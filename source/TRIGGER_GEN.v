==> flow/design.v <==
module TRIGGER_GEN
    (input  wire        i_clk
    ,input  wire        i_rst_n
    ,input  wire        i_ena
    ,input  wire        i_prm_we
    ,input  wire[31:0]  i_prmeter
    ,output reg[27:0]   o_CULUMN_PATTERN
    ,output reg         o_TOGGLE_SYNC
    ,output reg         o_HEAD_FLAG
    );
reg         prm_mode;
reg[23:0]   prm_count;
reg         prm_update;
reg         ena;
wire        ena_rise;
reg[23:0]   dev_count;
wire        count_end;
wire        sync_x;
wire        sync_y;
reg[3:0]    seq_count;
wire        seq1_idle   = (seq_count==4'h1) ? 1'b1 : 1'b0;
wire        seq2_toggle = (seq_count==4'h6) ? 1'b1 : 1'b0;
wire        seq3_active = (seq_count==4'hE) ? 1'b1 : 1'b0;
reg[4:0]    row_count;
reg[27:0]   culumn_pattern = 28'hFFF_FFFF;
    always@(posedge i_clk or negedge i_rst_n)begin
        if(!i_rst_n)
            ena <=1'b0;
        else
            ena <=i_ena;
    end
assign ena_rise = i_ena && !ena;
    always@(posedge i_clk or negedge i_rst_n)begin
        if(!i_rst_n)begin
            prm_mode    <= 1'b1; 
            prm_count   <= 24'd1023; 
            prm_update  <= 1'b0;
        end else if(i_prm_we)begin
            prm_mode    <= i_prmeter[31]; 
            prm_count   <= (i_prmeter[23:0] < 24'h0003FF) ? 24'h0003FF : i_prmeter[23:0]; 
            prm_update  <=1'b1;
        end else begin
            prm_update  <=1'b0;
        end
    end
    always@(posedge i_clk or negedge i_rst_n)begin
        if(!i_rst_n)            dev_count   <=24'd0;
        else if(prm_update)     dev_count   <=24'd0;
        else if(!ena)           dev_count   <=24'd0;
        else if(sync_x)         dev_count   <=24'd0;
        else                    dev_count   <=dev_count + 24'd1;
    end
assign count_end = (prm_count == dev_count) ? 1'b1 : 1'b0;
assign sync_x      = count_end;
assign sync_y      = (row_count==5'h1F) ? sync_x : 1'b0;
    always@(posedge i_clk or negedge i_rst_n)begin
        if(!i_rst_n)                seq_count   <= 4'hF;
        else if(sync_x)             seq_count   <= 4'd0;
        else if(prm_update)         seq_count   <= 4'd0;
        else if(seq_count==4'hF)    seq_count   <= seq_count;
        else                        seq_count   <= seq_count + 4'd1;
    end
    always@(posedge i_clk or negedge i_rst_n)begin
        if(!i_rst_n)        row_count   <=5'h1F;
        else if(!ena)       row_count   <=5'h1F;
        else if(prm_update) row_count   <=5'h00;
        else if(sync_x)     row_count   <= row_count + 5'd1;
    end
    always@(posedge i_clk or negedge i_rst_n)begin
        if(!i_rst_n)        culumn_pattern  <= 28'hFFF_FFFF;
        else if(!ena)       culumn_pattern  <= (prm_mode==1'b1) ? 28'hFFF_FFFF : 28'h800_0000;   
        else if(prm_update) culumn_pattern  <= (prm_mode==1'b1) ? 28'hFFF_FFFF : 28'h000_0001;   
        else if(sync_y)     culumn_pattern  <= {culumn_pattern[26:0],culumn_pattern[27]};        
    end
    always@(posedge i_clk or negedge i_rst_n)begin
        if(!i_rst_n)        o_CULUMN_PATTERN    <= 28'd0;
        else if(!ena)       o_CULUMN_PATTERN    <= 28'd0;
        else if(seq1_idle)  o_CULUMN_PATTERN    <= 28'd0;
        else if(seq3_active)o_CULUMN_PATTERN    <= culumn_pattern;
        else if(ena_rise)   o_CULUMN_PATTERN    <= culumn_pattern;
    end
    always@(posedge i_clk or negedge i_rst_n)begin
        if(!i_rst_n)            o_TOGGLE_SYNC   <=1'b0;
        else if(seq2_toggle)    o_TOGGLE_SYNC   <=~o_TOGGLE_SYNC;
    end
    always@(posedge i_clk or negedge i_rst_n)begin
        if(!i_rst_n)        o_HEAD_FLAG <=1'b0;
        else if(seq1_idle)  o_HEAD_FLAG <= (row_count==5'd0) ? 1'b1 : 1'b0;
    end
endmodule
==> Step by step through the tools: TRIGGER_GEN <==
The steps from the RTL of TRIGGER_GEN to its reports follow in flow order.
Line numbers count from 1 in the design file above.
Operators carry their Yosys type and port widths (W data, S select, Z words).
{ "inputs": {"top_module": "TRIGGER_GEN", "clk_port": "i_clk", "lib": "sky130hd", "pvt_corner": "tt_025C_1v80"} }

==> Word level <==
Source: Yosys, flattened and elaborated, memories not mapped. Widths are those after wreduce. Registers that Yosys merges into a memory's read port (data or address) are not register bits. Print and check cells do not count. Equal cells are merged and count once.
{ "bits": {"output_inout_bits": 30, "elab_cells": 55, "reg_bits": 118, "in_bits": 36} }
{ "classes": {"add_sub_neg": 3, "mux": 26, "reduce_and_logical": 3, "n_logic": 1, "n_cmp": 1, "equal": 10} }
{ "ops": {"columns": ["operator", "count"], "rows": [
  ["$mux W28", 8],
  ["$mux W24", 4],
  ["$mux W27", 1],
  ["$add A24 B1 Y24 const B", 1],
  ["$lt A24 B10 Y1 const B", 1],
  ["$eq A24 B24 Y1", 1],
  ["$mux W5", 3],
  ["$mux W4", 3],
  ["$eq A4 B4 Y1 const B", 2],
  ["$mux W1", 7],
  ["$ne A3 B2 Y1 const B", 2],
  ["$add A5 B1 Y5 const B", 1],
  ["$eq A5 B5 Y1 const B", 1],
  ["$logic_not A5 Y1", 1],
  ["$add A4 B1 Y4 const B", 1],
  ["$eq A4 B1 Y1 const B", 1],
  ["$ne A4 B1 Y1 const B", 1],
  ["$eq A4 B3 Y1 const B", 1],
  ["$ne A3 B3 Y1 const B", 1],
  ["$logic_and A1 B1 Y1", 1],
  ["$not A1 Y1", 1],
  ["$logic_not A1 Y1", 1]
]} }

==> Depth <==
Longest topological path by Yosys (ltp), each cell counted once; first at word level (registers and memories cut), then after technology mapping (sequential cells cut; the memories' decode and read muxes count).
{ "logic_depth": {"word_depth": 6, "ABC_AREA": 0, "mapped_depth": 8, "ltp_nobuf": 6} }

==> Mapped cells and area <==
Source: synth_stat.txt of the flow (Yosys; design flattened, memories mapped). It holds for the ABC_AREA given above (unset counts as 0); a run with the other value may have another netlist.
{ "by_type": {"columns": ["cell_type", "count", "type_area_um2"], "rows": [
  ["sky130_fd_sc_hd__dfrtp_1", 70, 1751.68],
  ["sky130_fd_sc_hd__dfstp_2", 48, 1261.21],
  ["sky130_fd_sc_hd__xor2_1", 40, 350.336],
  ["sky130_fd_sc_hd__nor3_1", 58, 290.278],
  ["sky130_fd_sc_hd__a22o_1", 28, 245.235],
  ["sky130_fd_sc_hd__nand2b_1", 29, 181.424],
  ["sky130_fd_sc_hd__mux2_2", 15, 168.912],
  ["sky130_fd_sc_hd__nor2_1", 36, 135.13],
  ["sky130_fd_sc_hd__a21oi_1", 26, 130.125],
  ["sky130_fd_sc_hd__ha_1", 7, 87.584],
  ["sky130_fd_sc_hd__o22a_1", 10, 87.584],
  ["sky130_fd_sc_hd__nand3_1", 16, 80.077],
  ["sky130_fd_sc_hd__clkbuf_1", 20, 75.072],
  ["sky130_fd_sc_hd__nand4_1", 12, 75.072],
  ["sky130_fd_sc_hd__nor4_2", 6, 75.072],
  ["sky130_fd_sc_hd__xnor2_1", 8, 70.067],
  ["sky130_fd_sc_hd__and3_1", 9, 56.304],
  ["sky130_fd_sc_hd__nand2_1", 14, 52.55]
]} }
Not listed: further types 21, cells in them 54.
{ "synth_totals": {"stdcells": 506, "ffs": 118, "sequential_area_um2": 3012.9, "buf_cells": 31, "mapped_area_um2": 5520.3} }

==> Timing after synthesis <==
Source: OpenSTA report_checks on the synthesized netlist (no wires, ideal clock, input and output delay 20% of the period each), path of least setup slack; recovery checks are left aside. Register names are those of the netlist, which keeps one name where synthesis merged equal registers.
{ "synth_timing": {"kind": "reg-to-reg", "from": "register dev_count[8]", "to": "register culumn_pattern[22]", "setup_ps": 94, "launch_ps": 0, "slack_ps": 1081, "period_ps": 2910, "required_ps": 2816, "stages": 8, "arrival_ps": 1734, "n_path_buf": 2, "delay_ps": 1828, "synth_period_reached_ps": 1829} }
"delay_ps" = arrival - input delay + setup time.
"stages" counts driving pins, that of a launching flip-flop among them; a cell with two outputs on the path counts twice.
"synth_period_reached_ps" = period - worst setup slack (recovery checks aside). The figure is calculated, with input and output delays left at 20% of the set period.
Between the ends stands the longest chain of elaborated cells between them, by number of cells; it is not shown to be the way that was timed. Of several equally long chains one is given.
A line is the first line of the expression or statement that the cell stems from. Yosys adds cells for indexed reads and writes and turns some case tables into memories.
A register here has more assigning lines than the two given.
{ "synth_via": {"path_cell_list": "sky130_fd_sc_hd__dfrtp_1 -> sky130_fd_sc_hd__buf_2 -> sky130_fd_sc_hd__xor2_1 -> sky130_fd_sc_hd__nor4_2 -> sky130_fd_sc_hd__nand4_1 -> sky130_fd_sc_hd__clkbuf_1 -> sky130_fd_sc_hd__nor3_1 -> sky130_fd_sc_hd__nor3_1", "elab_chain_len": 6, "cone_cells": 7, "lines_between": 5, "cone_classes": "eq/ne (2); mux (5)"} }
{ "synth_rtl": {"columns": ["item", "line", "source"], "rows": [
  ["start: declaration", 16, "reg[23:0]   dev_count;"],
  ["start: assignment", 47, "if(!i_rst_n)            dev_count   <=24'd0;"],
  ["start: assignment", 51, "else                    dev_count   <=dev_count + 24'd1;"],
  ["$eq A24 B24 Y1", 53, "assign count_end = (prm_count == dev_count) ? 1'b1 : 1'b0;"],
  ["$mux W1", 53, null],
  ["$mux W1", 55, "assign sync_y      = (row_count==5'h1F) ? sync_x : 1'b0;"],
  ["$mux W28", 73, "else if(sync_y)     culumn_pattern  <= {culumn_pattern[26:0],culumn_pattern[27]};"],
  ["$mux W28", 72, "else if(prm_update) culumn_pattern  <= (prm_mode==1'b1) ? 28'hFFF_FFFF : 28'h000_0001;"],
  ["$mux W28", 71, "else if(!ena)       culumn_pattern  <= (prm_mode==1'b1) ? 28'hFFF_FFFF : 28'h800_0000;"],
  ["end: assignment", 71, null],
  ["end: assignment", 72, null],
  ["end: declaration", 25, "reg[27:0]   culumn_pattern = 28'hFFF_FFFF;"]
]} }

==> Worst path after layout <==
Path of least setup slack in the final report of flow run B (OpenROAD, finished layout, wires in). Where an end is a register, its clock arrival counts in the times.
The report prints the path's times to 10 ps; the period is as set.
{ "layout_timing": {"kind": "reg-to-reg", "from": "register dev_count[17]", "to": "register dev_count[0]", "launch_ps": 410, "period_ps": 1270, "n_path_buf": 5, "slack_ps": -730, "setup_ps": 120, "arrival_ps": 2290, "stages": 11, "required_ps": 1560} }
Between the ends stands the longest chain of elaborated cells between them, by number of cells; it is not shown to be the way that was timed. Of several equally long chains one is given.
A register here has more assigning lines than the two given.
{ "layout_via": {"path_cell_list": "sky130_fd_sc_hd__dfrtp_1 -> sky130_fd_sc_hd__xor2_1 -> sky130_fd_sc_hd__nor4_4 -> sky130_fd_sc_hd__buf_4 -> sky130_fd_sc_hd__nand4_1 -> sky130_fd_sc_hd__buf_4 -> sky130_fd_sc_hd__o21ai_4 -> sky130_fd_sc_hd__buf_6 -> sky130_fd_sc_hd__buf_12 -> sky130_fd_sc_hd__buf_16 -> sky130_fd_sc_hd__nor2_1", "elab_chain_len": 5, "cone_cells": 5, "lines_between": 4, "cone_classes": "eq/ne (1); mux (4)"} }
{ "layout_rtl": {"columns": ["item", "line", "source"], "rows": [
  ["start: declaration", 16, "reg[23:0]   dev_count;"],
  ["start: assignment", 47, "if(!i_rst_n)            dev_count   <=24'd0;"],
  ["start: assignment", 51, "else                    dev_count   <=dev_count + 24'd1;"],
  ["$eq A24 B24 Y1", 53, "assign count_end = (prm_count == dev_count) ? 1'b1 : 1'b0;"],
  ["$mux W1", 53, null],
  ["$mux W24", 50, "else if(sync_x)         dev_count   <=24'd0;"],
  ["$mux W24", 49, "else if(!ena)           dev_count   <=24'd0;"],
  ["$mux W24", 48, "else if(prm_update)     dev_count   <=24'd0;"],
  ["end: assignment", 48, null],
  ["end: assignment", 51, null],
  ["end: declaration", 16, null]
]} }

Data sheet: physical implementation of TRIGGER_GEN

Design TRIGGER_GEN on sky130hd. What follows are 2 stored runs of the flow, each under its own settings; their order means nothing. The constraints put input and output delay at 20% of the set period each and load the outputs with 0.01 pF.
"achieved period" = clock period - worst setup slack. The figure is calculated, with input and output delays left at 20% of the set period.
"time of the worst setup path" is the time allowed to the run's worst setup path (the clock period less input and output delay, where it has them) less its slack. Clock arrival times count: a late capture clock shortens it, a late launch clock lengthens it.
By "power" is meant OpenSTA's value without simulated activity: inputs other than the clock are taken to toggle once in ten clock periods, and the tool carries that through the logic.
"time of the worst setup path" is known to 10 ps.

==> flow run A: settings <==
{ "period_ns": 2.76, "CORE_UTILIZATION": 67, "PLACE_DENSITY_LB_ADDON": 0.14, "CELL_PAD_IN_SITES_GLOBAL_PLACEMENT": 1, "CELL_PAD_IN_SITES_DETAIL_PLACEMENT": 0, "GPL_ROUTABILITY_DRIVEN": 0, "CTS_CLUSTER_DIAMETER": 109, "MIN_ROUTING_LAYER": "met1", "CAP_MARGIN": 20, "CORE_MARGIN": 2, "SLEW_MARGIN": 20 }
==> flow run A: results <==
incomplete, placement halted on FLW-0024

==> flow run B: settings <==
{ "period_ns": 1.27, "CORE_UTILIZATION": 32, "PLACE_DENSITY_LB_ADDON": 0.0, "CELL_PAD_IN_SITES_GLOBAL_PLACEMENT": 1, "TNS_END_PERCENT": 50, "ABC_AREA": 0, "GPL_TIMING_DRIVEN": 0, "GPL_ROUTABILITY_DRIVEN": 0, "CTS_CLUSTER_DIAMETER": 217, "CAP_MARGIN": 30, "CORE_MARGIN": 2, "SLEW_MARGIN": 20 }
==> flow run B: results <==
total negative slack on setup checks: -46,595 ps
power: 10,058 µW
achieved period: 2,003 ps
time of the worst setup path: 2,000 ps
worst setup path type: reg-to-reg
worst hold slack in the final report: 111 ps
area of the die: 18,316.9 µm²
worst setup slack after layout: -733 ps
final design utilization: 49.3%
chip area after synthesis (Yosys): 5,520.3 µm²
area of the standard cells in the finished layout: 8,414.3 µm²

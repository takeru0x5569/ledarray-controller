==> flow/design.v <==
module SPI_RECEIVER_32BIT
  (input	wire      i_clk        
  ,input	wire      i_rst_n      
  ,input	wire      i_SPI_CLK    
  ,input	wire      i_SPI_CS_n   
  ,input	wire      i_SPI_MOSI   
  ,output	reg[31:0] o_data       
  ,output	reg       o_valid      
  );
  reg [2:0]	buf_clk;
  reg [2:0]	buf_ena;
  reg [2:0]	buf_dat;
  reg [31:0]rsv_data;
  wire      clk_rise;
  wire      ena_rise;
  wire      shift	;
  always@(posedge i_clk or negedge i_rst_n)begin
    if(!i_rst_n)begin
        buf_clk	<=3'b111; 
        buf_ena	<=3'b111; 
        buf_dat	<=3'b000;
    end else begin
        buf_clk	<={buf_clk[1:0] , i_SPI_CLK};
        buf_ena	<={buf_ena[1:0] , i_SPI_CS_n};
        buf_dat	<={buf_dat[1:0] , i_SPI_MOSI};
    end
  end
  assign clk_rise=( (buf_clk[2]==1'b0) && (buf_clk[1]==1'b1) ) ? 1'b1 : 1'b0;
  assign ena_rise=( (buf_ena[2]==1'b0) && (buf_ena[1]==1'b1) ) ? 1'b1 : 1'b0;
  assign shift   =( (clk_rise == 1'b1) && (buf_ena[2]==1'b0) ) ? 1'b1 : 1'b0;
  always@(posedge i_clk)begin
    if(shift)
      rsv_data <= {rsv_data[30:0],buf_dat[2]};
  end
  always@(posedge i_clk)begin
    if(!i_rst_n)begin
      o_data	<=32'd0;
      o_valid <=1'b0;
    end else if(ena_rise==1'b1)begin
      o_data	<=rsv_data;
      o_valid <=1'b1;
    end else begin
      o_data	<=o_data;
      o_valid <=1'b0;
    end
  end
endmodule
== Tool chain data of SPI_RECEIVER_32BIT ==
The steps from the RTL of SPI_RECEIVER_32BIT to its reports follow in flow order.
Lines are those of the file above, counted from 1.
Operators: Yosys type, input widths -> output width; for muxes data width and select width s.
Library cell names are shortened.
A cell with -- has no value.

* Design top: SPI_RECEIVER_32BIT
* Clock input: i_clk
* Cell library: sky130hd
* Timing corner: tt_025C_1v80

== Word-level counts ==
Counts by Yosys on the flattened word-level netlist (proc, flatten, opt, wreduce; memories kept). Register bits leave out memories and registers merged into their read ports (data or address); mux counts leave out enables and synchronous resets folded into registers. Print and check cells are left out. Cells with the same type and inputs are merged into one.

* Register bits: 74
* Output and inout bits: 33

* Multiplexer cells: 4
* Bitwise logic cells: 2
* Reductions and logical operators: 3

{| class="wikitable"
|+ Operator list
! cell !! number
|-
| $mux 1 || 4
|-
| $logic_and 1x1->1 || 3
|-
| $not 1->1 || 2
|}

== Depth ==
Yosys ltp: most cells in a row. Word level: on the elaborated netlist, between registers, memories and ports. Mapped: between sequential cells and ports; inverters and the memories' decode and read muxes count.

* Depth in word-level cells: 5
* ABC_AREA: 0
* Gate-level depth with buffers: 4
* Mapped depth without buffers: 2

== After synthesis ==
Yosys stat after the flow's synthesis: flattened, memories mapped to cells. It holds for the ABC_AREA given above (unset counts as 0); a run with the other value may have another netlist.
The area totals of this step are shown rounded.

* Standard cells after synthesis: 184
* Mapped area: 2540 um^2
* Sequential area: 1850 um^2
* Mapped flip-flops: 74
* Buffer cells: 11

{| class="wikitable"
|+ Cell types
! cell !! number
|-
| edfxtp_1 || 32
|-
| dfxtp_1 || 33
|-
| mux2i_1 || 32
|-
| nand2_1 || 64
|-
| dfstp_2 || 6
|-
| dfrtp_1 || 3
|-
| buf_12 || 2
|-
| buf_2 || 5
|-
| buf_8 || 1
|-
| buf_6 || 1
|-
| nor2b_2 || 1
|-
| and2_2 || 1
|-
| buf_4 || 1
|-
| nor3b_1 || 1
|-
| clkbuf_1 || 1
|}

== Path before layout ==
Path of least setup slack by OpenSTA after synthesis, without wires, with an ideal clock, recovery checks aside; 20% of the period is set as input and as output delay. Where synthesis merged equal registers, the netlist keeps one of their names.

* Path kind: flip-flop to flip-flop
* Start: register buf_clk[1]
* End: register rsv_data[0]
* Clock period: 5.66 ns
* Library setup time: 0.468 ns
* Launch time at the first pin: 0.000 ns
* Data arrival time: 2.890 ns
* Setup slack: 2.302 ns
* Delay of the path: 3.358 ns
* Driving pins on the path: 2
* Buffers on the path: 0
* Synthesis period reached: 3.358 ns

"delay of the path" is the arrival time less input delay plus setup time.
"driving pins on the path": output pins that drive a net of the path, with the launching flip-flop's if there is one; two outputs of one cell count as two.
"synthesis period reached" is the clock period less the worst setup slack; recovery checks do not enter. This is arithmetic on one report: input and output delays are still those of the set period (20% each).
Between the ends stands the longest chain of elaborated cells between them, by number of cells; it is not shown to be the way that was timed. Of several equally long chains one is given.
Each line given opens the expression or statement behind the cell; cells for indexed reads and writes are added by Yosys, which also makes memories of some case tables.

* Cells stage by stage: dfstp_2 nor3b_1
* Cells in the longest elaborated chain: 4
* Elaborated cells on any way between the ends: 4
* Source lines of those cells: 2
* Those cells by class: mux: 2; reduce/logical: 2

{| class="wikitable"
|+ RTL lines, path post-synthesis
! element !! RTL line !! RTL
|-
| start, declared || 10 || <nowiki>reg [2:0] buf_clk;</nowiki>
|-
| start, assigned || 19 || <nowiki>buf_clk <=3'b111;</nowiki>
|-
| start, assigned || 23 || <nowiki>buf_clk <={buf_clk[1:0] , i_SPI_CLK};</nowiki>
|-
| $logic_and 1x1->1 || 28 || <nowiki>assign clk_rise=( (buf_clk[2]==1'b0) && (buf_clk[1]==1'b1) ) ? 1'b1 : 1'b0;</nowiki>
|-
| $mux 1 || 28 ||
|-
| $logic_and 1x1->1 || 30 || <nowiki>assign shift   =( (clk_rise == 1'b1) && (buf_ena[2]==1'b0) ) ? 1'b1 : 1'b0;</nowiki>
|-
| $mux 1 || 30 ||
|-
| end, assigned || 33 || <nowiki>rsv_data <= {rsv_data[30:0],buf_dat[2]};</nowiki>
|-
| end, declared || 13 || <nowiki>reg [31:0]rsv_data;</nowiki>
|}

== Path in the finished layout ==
Path of least setup slack in the final report of run 2 (OpenROAD, finished layout, wires in). Where an end is a register, its clock arrival counts in the times.

* Path kind: flip-flop to output port
* Start: register o_data[4]
* End: output port o_data[4]
* Clock period: 2.34 ns
* External output delay: 0.47 ns
* Launch time at the first pin: 0.34 ns
* Data arrival time: 1.23 ns
* Setup slack: 0.64 ns
* Driving pins on the path: 2
* Buffers on the path: 1

At most two assigning lines are given for a register; there are more.

* Cells stage by stage: dfxtp_1 clkdlybuf4s50_1
* Cells in the longest elaborated chain: 0
* Elaborated cells on any way between the ends: 0
* Source lines of those cells: 0

{| class="wikitable"
|+ RTL lines, path post-layout
! element !! RTL line !! RTL
|-
| start, declared || 7 || <nowiki>,output reg[31:0] o_data</nowiki>
|-
| start, assigned || 40 || <nowiki>o_data <=rsv_data;</nowiki>
|-
| start, assigned || 43 || <nowiki>o_data <=o_data;</nowiki>
|-
| end, declared || 7 ||
|}

Hand-over note for SPI_RECEIVER_32BIT

Stored flow runs of SPI_RECEIVER_32BIT (2 of them; Yosys, OpenROAD, sky130hd). They differ in their settings and are not a sequence. Constraints: input delay and output delay 20% of the set period each, output load 0.01 pF.
"achieved clock period" is the run's clock period less its worst setup slack. It is reckoned from that one timing run; input and output delays stay at 20% of the period that was set.
"worst setup path time" = time allowed to the worst setup path (clock period - input delay - output delay, where it has them) - its slack; a late launch clock adds to it, a late capture clock takes from it.
"power" is the tool's figure for a default switching activity; nothing was simulated.
Values from the reports are rounded here.

Run 1
==> flow/run.sh <==
#!/bin/bash
# the make line also repeats the synthesis and layout settings of config.mk as NAME=value (left out here)
make -C /OpenROAD-flow-scripts/flow DESIGN_CONFIG=/design/flow/config.mk WORK_HOME=/design/flow/orfs CLKGATE_MAP_FILE= finish
==> flow/config.mk <==
export PLATFORM = sky130hd
export DESIGN_NAME = SPI_RECEIVER_32BIT
export DESIGN_NICKNAME = SPI_RECEIVER_32BIT
export VERILOG_FILES = /design/flow/design.v
export SDC_FILE = /design/flow/constraint.sdc
export NUM_CORES = 4
export LEC_CHECK = 0
export CAP_MARGIN = 20
export CELL_PAD_IN_SITES_DETAIL_PLACEMENT = 2
export CELL_PAD_IN_SITES_GLOBAL_PLACEMENT = 3
export CORE_MARGIN = 8
export CORE_UTILIZATION = 54
export CTS_CLUSTER_SIZE = 79
export GPL_ROUTABILITY_DRIVEN = 0
export MIN_ROUTING_LAYER = met1
export PLACE_DENSITY_LB_ADDON = 0.12
export SLEW_MARGIN = 0
export TNS_END_PERCENT = 80
==> flow/constraint.sdc <==
create_clock -name core_clock -period 5.1 [get_ports {i_clk}]
set_input_delay 1.0200 -clock core_clock [delete_from_list [all_inputs] [get_ports {i_clk}]]
set_output_delay 1.0200 -clock core_clock [all_outputs]
set_load 0.01 [all_outputs]

==> results of run 1 <==
did not finish, placement stopped with FLW-0024

Run 2
==> flow/run.sh <==
#!/bin/bash
# the make line also repeats the synthesis and layout settings of config.mk as NAME=value (left out here)
make -C /OpenROAD-flow-scripts/flow DESIGN_CONFIG=/design/flow/config.mk WORK_HOME=/design/flow/orfs CLKGATE_MAP_FILE= finish
==> flow/config.mk <==
export PLATFORM = sky130hd
export DESIGN_NAME = SPI_RECEIVER_32BIT
export DESIGN_NICKNAME = SPI_RECEIVER_32BIT
export VERILOG_FILES = /design/flow/design.v
export SDC_FILE = /design/flow/constraint.sdc
export NUM_CORES = 4
export LEC_CHECK = 0
export ABC_AREA = 0
export CAP_MARGIN = 20
export CELL_PAD_IN_SITES_DETAIL_PLACEMENT = 0
export CORE_MARGIN = 6
export CORE_UTILIZATION = 28
export GPL_ROUTABILITY_DRIVEN = 1
export PLACE_DENSITY_LB_ADDON = 0.25
export SETUP_SLACK_MARGIN = 0.01
export SLEW_MARGIN = 20
export TNS_END_PERCENT = 5
==> flow/constraint.sdc <==
create_clock -name core_clock -period 2.34 [get_ports {i_clk}]
set_input_delay 0.4680 -clock core_clock [delete_from_list [all_inputs] [get_ports {i_clk}]]
set_output_delay 0.4680 -clock core_clock [all_outputs]
set_load 0.01 [all_outputs]

==> results of run 2 <==
chip area after synthesis (Yosys): 2540 um^2
die area: 11500 um^2
standard-cell area of the final layout: 3180 um^2
utilization: 36.3 %
worst setup slack after layout: 0.643 ns
total negative slack: 0.000 ns
power: 2.54 mW
achieved clock period: 1.697 ns
worst setup path time: 1.23 ns
worst setup path kind: flip-flop to output port

End of note.
